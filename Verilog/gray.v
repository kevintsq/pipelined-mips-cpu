==> flow/design.v <==
`timescale 1ns / 1ps
module gray(
        input Clk,
        input Reset,
        input En,
        output [2:0] Output,
        output Overflow
    );
    integer cnt = 0, overflow = 0;
    always @(posedge Clk) begin
        if (Reset) begin
            cnt = 0;
            overflow = 0;
        end
        else if (En) begin
            cnt = cnt + 1;
            if (cnt > 7) begin
                cnt = 0;
                overflow = 1;
            end 
        end
    end
    assign Overflow = overflow;
    assign Output = (cnt == 0) ? 3'b000 :
                    (cnt == 1) ? 3'b001 :
                    (cnt == 2) ? 3'b011 :
                    (cnt == 3) ? 3'b010 :
                    (cnt == 4) ? 3'b110 :
                    (cnt == 5) ? 3'b111 :
                    (cnt == 6) ? 3'b101 :
                    (cnt == 7) ? 3'b100 : 0;
endmodule
# Reports on gray
# Tool output for the design above, in the order of the flow.
# Line numbers count from 1 in the design file above.
# Not given: -
[design]
design = "gray"
clock_port = "Clk"
cell_library = "sky130hd"
pvt_corner = "tt_025C_1v80"

# After elaboration
# Counts by Yosys on the flattened word-level netlist (proc, flatten, opt, wreduce; memories kept). Register bits leave out memories and registers merged into their read ports (data or address); mux counts leave out enables and synchronous resets folded into registers. Print and check cells are left out. Cells with the same type and inputs are merged into one.
[classes]
addsub = 1
mul = 0
div = 0
compare = 1
n_eq = 7
n_shift = 0
mux = 9
bitwise = 0
reduce_and_logical = 2
[op_table]
columns = ["cell", "count"]
rows = [
  ["32-bit by 4-bit equality test with 1-bit output with constant B", 4],
  ["32-bit by 3-bit equality test with 1-bit output with constant B", 2],
  ["32-bit by 2-bit adder with 32-bit output with constant B", 1],
  ["32-bit by 2-bit equality test with 1-bit output with constant B", 1],
  ["32-bit by 4-bit greater-than comparator with 1-bit output with constant B", 1],
  ["32-bit zero test", 1],
  ["32-bit two-way mux", 1],
  ["3-bit two-way mux", 8],
  ["2-bit AND reduction", 1],
]
[bits]
ff_bits = 33
latch_bits = 0
mem_bits_rw = 0
romBits = 0
clocked_rd_ports_x_width = 0
mem_count = 0
inputBits = 3
out_inout_bits = 4
wordCells = 22

# Depth
# Longest topological path by Yosys (ltp), each cell counted once; first at word level (registers and memories cut), then after technology mapping (sequential cells cut; the memories' decode and read muxes count).
[logic_depth]
depth_word = 9
ABC_AREA = 0
mapped_depth = 10
ltp_nobuf = 8

# Mapped cells and area
# The flow's flattened synthesis, as Yosys stat reports it; memories are mapped. The netlist is that of the ABC_AREA named above (0 if unset); the other value can give another one.
[types]
columns = ["type", "count", "area_total_um2"]
rows = [
  ["sky130_fd_sc_hd__dfxtp_1", 33, 660.634],
  ["sky130_fd_sc_hd__nor3_2", 30, 300.288],
  ["sky130_fd_sc_hd__xnor2_1", 18, 157.651],
  ["sky130_fd_sc_hd__xor2_1", 18, 157.651],
  ["sky130_fd_sc_hd__nand4_1", 19, 118.864],
  ["sky130_fd_sc_hd__nor2_1", 20, 75.072],
  ["sky130_fd_sc_hd__nand2_1", 19, 71.318],
  ["sky130_fd_sc_hd__nor3_1", 13, 65.062],
  ["sky130_fd_sc_hd__clkbuf_1", 15, 56.304],
  ["sky130_fd_sc_hd__nor4_1", 9, 56.304],
  ["sky130_fd_sc_hd__and4_1", 6, 52.55],
  ["sky130_fd_sc_hd__ha_1", 4, 50.048],
  ["sky130_fd_sc_hd__nand3_1", 10, 50.048],
  ["sky130_fd_sc_hd__or4_1", 6, 45.043],
  ["sky130_fd_sc_hd__or3_1", 6, 37.536],
  ["sky130_fd_sc_hd__buf_6", 3, 33.782],
  ["sky130_fd_sc_hd__inv_1", 8, 30.029],
  ["sky130_fd_sc_hd__and3_1", 4, 25.024],
]
# Other cell types: 30; their cells: 45.
[synth_totals]
cells = 286
synth_area_um2 = 2376.0
seqArea_um2 = 660.6
ff_cells = 33
buf_cells = 26

# Worst setup path after synthesis
# Path of least setup slack by OpenSTA after synthesis, without wires, with an ideal clock, recovery checks aside; 20% of the period is set as input and as output delay. Where synthesis merged equal registers, the netlist keeps one of their names.
[synth_path]
kind = "flip-flop to flip-flop"
start = "register cnt[3]"
end = "register overflow[0]"
tclk_ps = 3170
setup_time_ps = 115
t_first_pin_ps = 0
t_arrival_ps = 2615
required_time_ps = 3055
path_slack_ps = 440
delay_ps = 2730
path_stages = 11
path_buffers = 3
period_less_setup_slack_ps = 2730
# "delay_ps" = arrival - input delay + setup time.
# "path_stages": output pins that drive a net of the path, with the launching flip-flop's if there is one; two outputs of one cell count as two.
# "period_less_setup_slack_ps" is the clock period less the worst setup slack; recovery checks do not enter. This is arithmetic on one report: input and output delays are still those of the set period (20% each).
# The rows between start and end are the longest chain of elaborated cells between them; the timing report does not say that the signal goes this way. Where chains are equally long, one stands for them.
# Each line given opens the expression or statement behind the cell; cells for indexed reads and writes are added by Yosys, which also makes memories of some case tables.
# A register here has more assigning lines than the two given.
[synth_between]
cell_sequence = "sky130_fd_sc_hd__dfxtp_1 -> sky130_fd_sc_hd__buf_2 -> sky130_fd_sc_hd__nand3_2 -> sky130_fd_sc_hd__or4_1 -> sky130_fd_sc_hd__buf_4 -> sky130_fd_sc_hd__or4_4 -> sky130_fd_sc_hd__a211oi_2 -> sky130_fd_sc_hd__nand4b_1 -> sky130_fd_sc_hd__o21a_1 -> sky130_fd_sc_hd__buf_6 -> sky130_fd_sc_hd__o21ba_1"
elab_chain_len = 3
cone_cells = 3
cone_lines = 2
cone_classes = "1 x add/sub; 1 x compare; 1 x reduce/logical"
[synth_lines]
columns = ["item", "line_no", "source"]
rows = [
  ["from (decl)", 9, "integer cnt = 0, overflow = 0;"],
  ["from (assign)", 12, "cnt = 0;"],
  ["from (assign)", 16, "cnt = cnt + 1;"],
  ["32-bit by 2-bit adder with 32-bit output", 16, ""],
  ["32-bit by 4-bit greater-than comparator with 1-bit output", 17, "if (cnt > 7) begin"],
  ["2-bit AND reduction", "-", ""],
  ["to (assign)", 13, "overflow = 0;"],
  ["to (assign)", 19, "overflow = 1;"],
  ["to (decl)", 9, ""],
]

# Module gray, platform sky130hd: 2 stored runs of the flow (Yosys, OpenROAD) with differing settings, in no particular order. Input and output delays are each 20% of the period that was set; the output load is 0.01 pF.

[[run]]
name = "entry A"
[run.settings]
period_ns = 3.58
CORE_UTILIZATION = 68
SETUP_SLACK_MARGIN = 0.4
PLACE_DENSITY_LB_ADDON = 0.06
CORE_MARGIN = 10
CELL_PAD_IN_SITES_DETAIL_PLACEMENT = 2
ABC_AREA = 0
GPL_TIMING_DRIVEN = 0
CTS_CLUSTER_SIZE = 82
CTS_CLUSTER_DIAMETER = 196
CAP_MARGIN = 20
SLEW_MARGIN = 20
[run.results]
outcome = "incomplete, placement halted on DPL-0033"

[[run]]
name = "entry B"
[run.settings]
period_ns = 2.35
CORE_UTILIZATION = 71
SETUP_SLACK_MARGIN = -0.21
CELL_PAD_IN_SITES_GLOBAL_PLACEMENT = 3
CELL_PAD_IN_SITES_DETAIL_PLACEMENT = 2
GPL_ROUTABILITY_DRIVEN = 0
CTS_CLUSTER_SIZE = 62
CAP_MARGIN = 0
CORE_MARGIN = 2
SLEW_MARGIN = 20
[run.results]
outcome = "incomplete, placement halted on GPL-0301"
