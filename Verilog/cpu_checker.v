==> flow/design.v <==
`timescale 1ns / 1ps
module cpu_checker(
        input clk,
        input reset,
        input [7:0] char,
        output [1:0] format_type,
        output reg [3:0] state = 0
    );
    integer time_cnt = 0, pc_cnt = 0, reg_cnt = 0, addr_cnt = 0, data_cnt = 0, type = 0;
    always @(posedge clk) begin
        if (reset) begin
            state <= 0;
            time_cnt=0;pc_cnt=0;reg_cnt=0;addr_cnt=0;data_cnt=0;type=0;
        end
        else case (state)
            0: 
                if (char == "^") begin
                    state <= 1;
                    time_cnt=0;pc_cnt=0;reg_cnt=0;addr_cnt=0;data_cnt=0;type=0;
                end
                else begin
                    state <= 0;
                end
            1:
                if (char == "^") begin
                    state <= 1;
                    time_cnt=0;pc_cnt=0;reg_cnt=0;addr_cnt=0;data_cnt=0;type=0;
                end
                else if ("0" <= char && char <= "9" && time_cnt < 4) begin
                    state <= 1;
                    time_cnt = time_cnt + 1;
                end
                else if (char == "@" && 0 < time_cnt && time_cnt <= 4) begin
                    state <= 2;
                end
                else begin
                    state <= 0;
                end
            2:
                if (char == "^") begin
                    state <= 1;
                    time_cnt=0;pc_cnt=0;reg_cnt=0;addr_cnt=0;data_cnt=0;type=0;
                end
                else if (("0" <= char && char <= "9" || "a" <= char && char <= "f") && pc_cnt < 8) begin
                    state <= 2;
                    pc_cnt = pc_cnt + 1;
                end
                else if (char == ":" && pc_cnt == 8) begin
                    state <= 3;
                end
                else begin
                    state <= 0;
                end
            3:
                if (char == "^") begin
                    state <= 1;
                    time_cnt=0;pc_cnt=0;reg_cnt=0;addr_cnt=0;data_cnt=0;type=0;
                end
                else if (char == " ") begin
                    state <= 3;
                end
                else if (char == "$") begin
                    state <= 4;
                    type = 1;
                end
                else if (char == "\052") begin  
                    state <= 5;
                    type = 2;
                end
                else begin
                    state <= 0;
                end
            4:
                if (char == "^") begin
                    state <= 1;
                    time_cnt=0;pc_cnt=0;reg_cnt=0;addr_cnt=0;data_cnt=0;type=0;
                end
                else if ("0" <= char && char <= "9" && reg_cnt < 4) begin
                    state <= 4;
                    reg_cnt = reg_cnt + 1;
                end
                else if (char == " " && 0 < reg_cnt && reg_cnt <= 4) begin
                    state <= 6;
                end
                else if (char == "<" && 0 < reg_cnt && reg_cnt <= 4) begin
                    state <= 7;
                end
                else begin
                    state <= 0;
                end
            6:
                if (char == "^") begin
                    state <= 1;
                    time_cnt=0;pc_cnt=0;reg_cnt=0;addr_cnt=0;data_cnt=0;type=0;
                end
                else if (char == " ") begin
                    state <= 6;
                end
                else if (char == "<") begin
                    state <= 7;
                end
                else begin
                    state <= 0;
                end
            7:
                if (char == "^") begin
                    state <= 1;
                    time_cnt=0;pc_cnt=0;reg_cnt=0;addr_cnt=0;data_cnt=0;type=0;
                end
                else if (char == "=") begin
                    state <= 8;
                end
                else begin
                    state <= 0;
                end
            8:
                if (char == "^") begin
                    state <= 1;
                    time_cnt=0;pc_cnt=0;reg_cnt=0;addr_cnt=0;data_cnt=0;type=0;
                end
                else if (char == " ") begin
                    state <= 8;
                end
                else if ("0" <= char && char <= "9" || "a" <= char && char <= "f") begin
                    state <= 9;
                    data_cnt = data_cnt + 1;
                end
                else begin
                    state <= 0;
                end
            9:
                if (char == "^") begin
                    state <= 1;
                    time_cnt=0;pc_cnt=0;reg_cnt=0;addr_cnt=0;data_cnt=0;type=0;
                end
                else if (("0" <= char && char <= "9" || "a" <= char && char <= "f") && data_cnt < 8) begin
                    state <= 9;
                    data_cnt = data_cnt + 1;
                end
                else if (char == "#" && data_cnt == 8) begin
                    state <= 10;
                end
                else begin
                    state <= 0;
                end
            5:
                if (char == "^") begin
                    state <= 1;
                    time_cnt=0;pc_cnt=0;reg_cnt=0;addr_cnt=0;data_cnt=0;type=0;
                end
                else if (("0" <= char && char <= "9" || "a" <= char && char <= "f") && addr_cnt < 8) begin
                    state <= 5;
                    addr_cnt = addr_cnt + 1;
                end
                else if (char == " " && addr_cnt == 8) begin
                    state <= 6;
                end
                else if (char == "<" && addr_cnt == 8) begin
                    state <= 7;
                end
                else begin
                    state <= 0;
                end
            10:
                if (char == "^") begin
                    state <= 1;
                    time_cnt=0;pc_cnt=0;reg_cnt=0;addr_cnt=0;data_cnt=0;type=0;
                end
                else begin
                    state <= 0;
                end
            default: state <= 0;
        endcase
    end
    assign format_type = (state == 10) ? type : 0;
endmodule
# ---- From RTL to reports: cpu_checker
# The steps from the RTL of cpu_checker to its reports follow in flow order.
# Lines are those of the file above, counted from 1.
# Library cell names are shortened.
# Not given: n/a
dict set report inputs {
  top_module {cpu_checker}
  clk_port {clk}
  cell_library {sky130hd}
  lib_corner {tt_025C_1v80}
}

# ---- Word level
# Counts by Yosys on the flattened word-level netlist (proc, flatten, opt, wreduce; memories kept). Register bits leave out memories and registers merged into their read ports (data or address). Print and check cells are left out. Cells with the same type and inputs are merged into one.
dict set report word_totals {
  reg_bits 166
  input_bits 10
  output_inout_bits 6
  elab_cells 156
}
dict set report classes {
  add_sub_neg 5
  n_cmp 13
  equal 37
  mux 56
  reduce_and_logical 38
}
# operator n
set ops {}
lappend ops {{32-bit 2-to-1 mux} 14}
lappend ops {{32-bit case mux with 2-bit select} 4}
lappend ops {{32-bit by 2-bit adder with 32-bit output (second input constant)} 5}
lappend ops {{32-bit by 5-bit less-than comparator with 1-bit output (second input constant)} 3}
lappend ops {{32-bit by 5-bit == test with 1-bit output (second input constant)} 3}
lappend ops {{32-bit case mux with 3-bit select} 1}
lappend ops {{1-bit by 32-bit less-than comparator with 1-bit output (first input constant)} 2}
lappend ops {{32-bit by 4-bit <= comparator with 1-bit output (second input constant)} 2}
lappend ops {{32-bit by 4-bit less-than comparator with 1-bit output (second input constant)} 2}
lappend ops {{8-bit by 6-bit == test with 1-bit output (second input constant)} 7}
lappend ops {{10-bit OR reduction} 5}
lappend ops {{3-bit 2-to-1 mux} 15}
lappend ops {{4-bit case mux with 10-bit select} 1}
lappend ops {{4-bit 2-to-1 mux} 8}
lappend ops {{3-bit != test (second input constant)} 8}
lappend ops {{2-bit 2-to-1 mux} 11}
lappend ops {{1-bit logical AND} 17}
lappend ops {{4-bit by 3-bit == test with 1-bit output (second input constant)} 4}
lappend ops {{8-bit by 7-bit == test with 1-bit output (second input constant)} 2}
lappend ops {{2-bit by 1-bit != test with 1-bit output (second input constant)} 6}
lappend ops {{3-bit AND reduction} 4}
lappend ops {{4-bit == test (second input constant)} 3}
lappend ops {{2-bit nonzero test} 5}
lappend ops {{9-bit OR reduction} 1}
lappend ops {{4-bit by 2-bit == test with 1-bit output (second input constant)} 2}
lappend ops {{6-bit by 8-bit <= comparator with 1-bit output (first input constant)} 1}
lappend ops {{7-bit by 8-bit <= comparator with 1-bit output (first input constant)} 1}
lappend ops {{8-bit by 6-bit <= comparator with 1-bit output (second input constant)} 1}
# Other operator kinds: 11; their cells: 11.

# ---- Logic depth
# Depth = most cells in a row (Yosys ltp): at word level without a register or memory, in the mapped netlist without a sequential cell, where the memories' decode and read muxes count.
dict set report depth {
  depth_word 8
  abc_area 0
  mapped_depth 10
}

# ---- Netlist
# Source: synth_stat.txt of the flow (Yosys; design flattened, memories mapped). It holds for the ABC_AREA given above (unset counts as 0); a run with the other value may have another netlist.
# The area totals of this step are shown rounded.
dict set report synth_totals {
  cell_count 1219
  mapped_area_um2 9460
  ff_cells 166
  buf_cells 69
}
# cell_type n
set by_type {}
lappend by_type {dfxtp_1 166}
lappend by_type {a21oi_1 121}
lappend by_type {nand2_1 123}
lappend by_type {or4_1 55}
lappend by_type {o21ai_0 72}
lappend by_type {o31ai_1 47}
lappend by_type {or3_1 55}
lappend by_type {nand3_1 63}
lappend by_type {nor4_1 44}
lappend by_type {nand4_1 36}
lappend by_type {nor2_1 57}
lappend by_type {clkbuf_1 54}
lappend by_type {and3_1 29}
lappend by_type {nor3_1 31}
lappend by_type {mux2i_1 14}
lappend by_type {ha_1 10}
lappend by_type {inv_1 33}
lappend by_type {and4_1 14}
# Other cell types: 62; their cells: 195.

# ---- Path before layout
# OpenSTA on the mapped netlist: ideal clock, no wires. The path of least setup slack (recovery checks aside). Input and output delay are each 20% of the period. Register names are those of the netlist, which keeps one name where synthesis merged equal registers.
dict set report synth_timing {
  path_type {input port to flip-flop}
  startpoint {input port char[0]}
  endpoint {register addr_cnt[31]}
  tclk_ns 3.69
  launch_ns 0.738
  arrival_ns 2.782
  path_slack_ns 0.786
  delay_ns 2.166
  driving_pins 8
  period_less_setup_slack_ns 2.904
}
# "delay_ns" is the arrival time less input delay plus setup time.
# "driving_pins" counts driving pins, that of a launching flip-flop among them; a cell with two outputs on the path counts twice.
# "period_less_setup_slack_ns" = period - worst setup slack (recovery checks aside). The figure is calculated, with input and output delays left at 20% of the set period.
# The rows between start and end are the longest chain of elaborated cells between them; the timing report does not say that the signal goes this way. Where chains are equally long, one stands for them.
# A line is the first line of the expression or statement that the cell stems from. Yosys adds cells for indexed reads and writes and turns some case tables into memories.
# A register here has more assigning lines than the two given.
dict set report synth_via {
  path_cell_list {buf_2 -> nand4b_4 -> or4_1 -> buf_2 -> or4_1 -> o41a_2 -> buf_2 -> o311a_1}
  elab_chain_len 7
  cone_cells 16
}
# item line_no
set synth_lines {}
lappend synth_lines {{start: declaration} 5} ;# input [7:0] char,
lappend synth_lines {{6-bit by 8-bit <= comparator with 1-bit output} 151} ;# else if (("0" <= char && char <= "9" || "a" <= char && char <= "f") && addr_cnt < 8) begin
lappend synth_lines {{1-bit logical AND} 151}
lappend synth_lines {{1-bit logical OR} 151}
lappend synth_lines {{1-bit logical AND} 151}
lappend synth_lines {{32-bit 2-to-1 mux} 151}
lappend synth_lines {{32-bit 2-to-1 mux} 147} ;# if (char == "^") begin
lappend synth_lines {{32-bit case mux with 2-bit select} 15} ;# else case (state)
lappend synth_lines {{end: assignment} 13} ;# time_cnt=0;pc_cnt=0;reg_cnt=0;addr_cnt=0;data_cnt=0;type=0;
lappend synth_lines {{end: assignment} 153} ;# addr_cnt = addr_cnt + 1;
lappend synth_lines {{end: declaration} 9} ;# integer time_cnt = 0, pc_cnt = 0, reg_cnt = 0, addr_cnt = 0, data_cnt = 0, type = 0;

# ---- Timing after layout
# Path of least setup slack in the final report of job 1 (OpenROAD, finished layout, wires in). Where an end is a register, its clock arrival counts in the times.
dict set report layout_timing {
  path_type {input port to flip-flop}
  startpoint {input port char[6]}
  endpoint {register addr_cnt[19]}
  tclk_ns 3.19
  launch_ns 0.64
  arrival_ns 2.87
  path_slack_ns 0.71
  driving_pins 8
}
# The rows between start and end are the longest chain of elaborated cells between them; the timing report does not say that the signal goes this way. Where chains are equally long, one stands for them.
# A register here has more assigning lines than the two given.
dict set report layout_via {
  path_cell_list {clkdlybuf4s15_1 -> buf_6 -> nand4bb_4 -> or4_4 -> or4_4 -> o41a_4 -> or3_4 -> a21oi_2}
  elab_chain_len 7
  cone_cells 16
}
# item line_no
set layout_lines {}
lappend layout_lines {{start: declaration} 5} ;# input [7:0] char,
lappend layout_lines {{6-bit by 8-bit <= comparator with 1-bit output} 151} ;# else if (("0" <= char && char <= "9" || "a" <= char && char <= "f") && addr_cnt < 8) begin
lappend layout_lines {{1-bit logical AND} 151}
lappend layout_lines {{1-bit logical OR} 151}
lappend layout_lines {{1-bit logical AND} 151}
lappend layout_lines {{32-bit 2-to-1 mux} 151}
lappend layout_lines {{32-bit 2-to-1 mux} 147} ;# if (char == "^") begin
lappend layout_lines {{32-bit case mux with 2-bit select} 15} ;# else case (state)
lappend layout_lines {{end: assignment} 13} ;# time_cnt=0;pc_cnt=0;reg_cnt=0;addr_cnt=0;data_cnt=0;type=0;
lappend layout_lines {{end: assignment} 153} ;# addr_cnt = addr_cnt + 1;
lappend layout_lines {{end: declaration} 9} ;# integer time_cnt = 0, pc_cnt = 0, reg_cnt = 0, addr_cnt = 0, data_cnt = 0, type = 0;

; Flow measurements of cpu_checker on sky130hd: 2 stored runs with different settings, listed in no order. Input and output delays are each 20% of the period that was set; the output load is 0.01 pF.
; "timing.achieved_period_ns" = clock period - worst setup slack. The figure is calculated, with input and output delays left at 20% of the set period.
; By "worst_path_ns" is meant the share of the clock period that the worst setup path is allowed (20% is reserved at inputs, 20% at outputs), minus its slack. Clock arrival times at its registers enter into it.
; "power_total_w" rests on the timing tool's default activity at the inputs, not on a simulated workload.
; Measured values are rounded.

[job 1: settings]
period_ns = 3.19
CORE_UTILIZATION = 30
SETUP_SLACK_MARGIN = 0.63
PLACE_DENSITY = 0.77
CORE_ASPECT_RATIO = 0.79
CELL_PAD_IN_SITES_GLOBAL_PLACEMENT = 2
ABC_AREA = 0
CTS_CLUSTER_SIZE = 17
CTS_CLUSTER_DIAMETER = 57
CAP_MARGIN = 20
CORE_MARGIN = 2
SLEW_MARGIN = 20
[job 1: results]
design.die.area_um2 = 33000
timing.achieved_period_ns = 2.481
worstSetupSlack_ns = 0.709
fin_tns_ns = 0.000
hold_worst_slack_ns = 0.483
worst_path_ns = 1.84
worstPathKind = input port to flip-flop
final_stdcell_area_um2 = 11800
fin_util_frac = 0.384
ys_area_um2 = 9460
power_total_w = 0.00431

[job 2: settings]
period_ns = 2.07
CORE_UTILIZATION = 71
SETUP_SLACK_MARGIN = -0.02
PLACE_DENSITY_LB_ADDON = 0.21
HOLD_SLACK_MARGIN = 0.0
CORE_ASPECT_RATIO = 1.28
CORE_MARGIN = 4
CELL_PAD_IN_SITES_DETAIL_PLACEMENT = 0
TNS_END_PERCENT = 35
CTS_CLUSTER_SIZE = 50
MAX_ROUTING_LAYER = met4
CAP_MARGIN = 20
SLEW_MARGIN = 20
[job 2: results]
outcome = no final report: clock tree synthesis broke off with DPL-0038
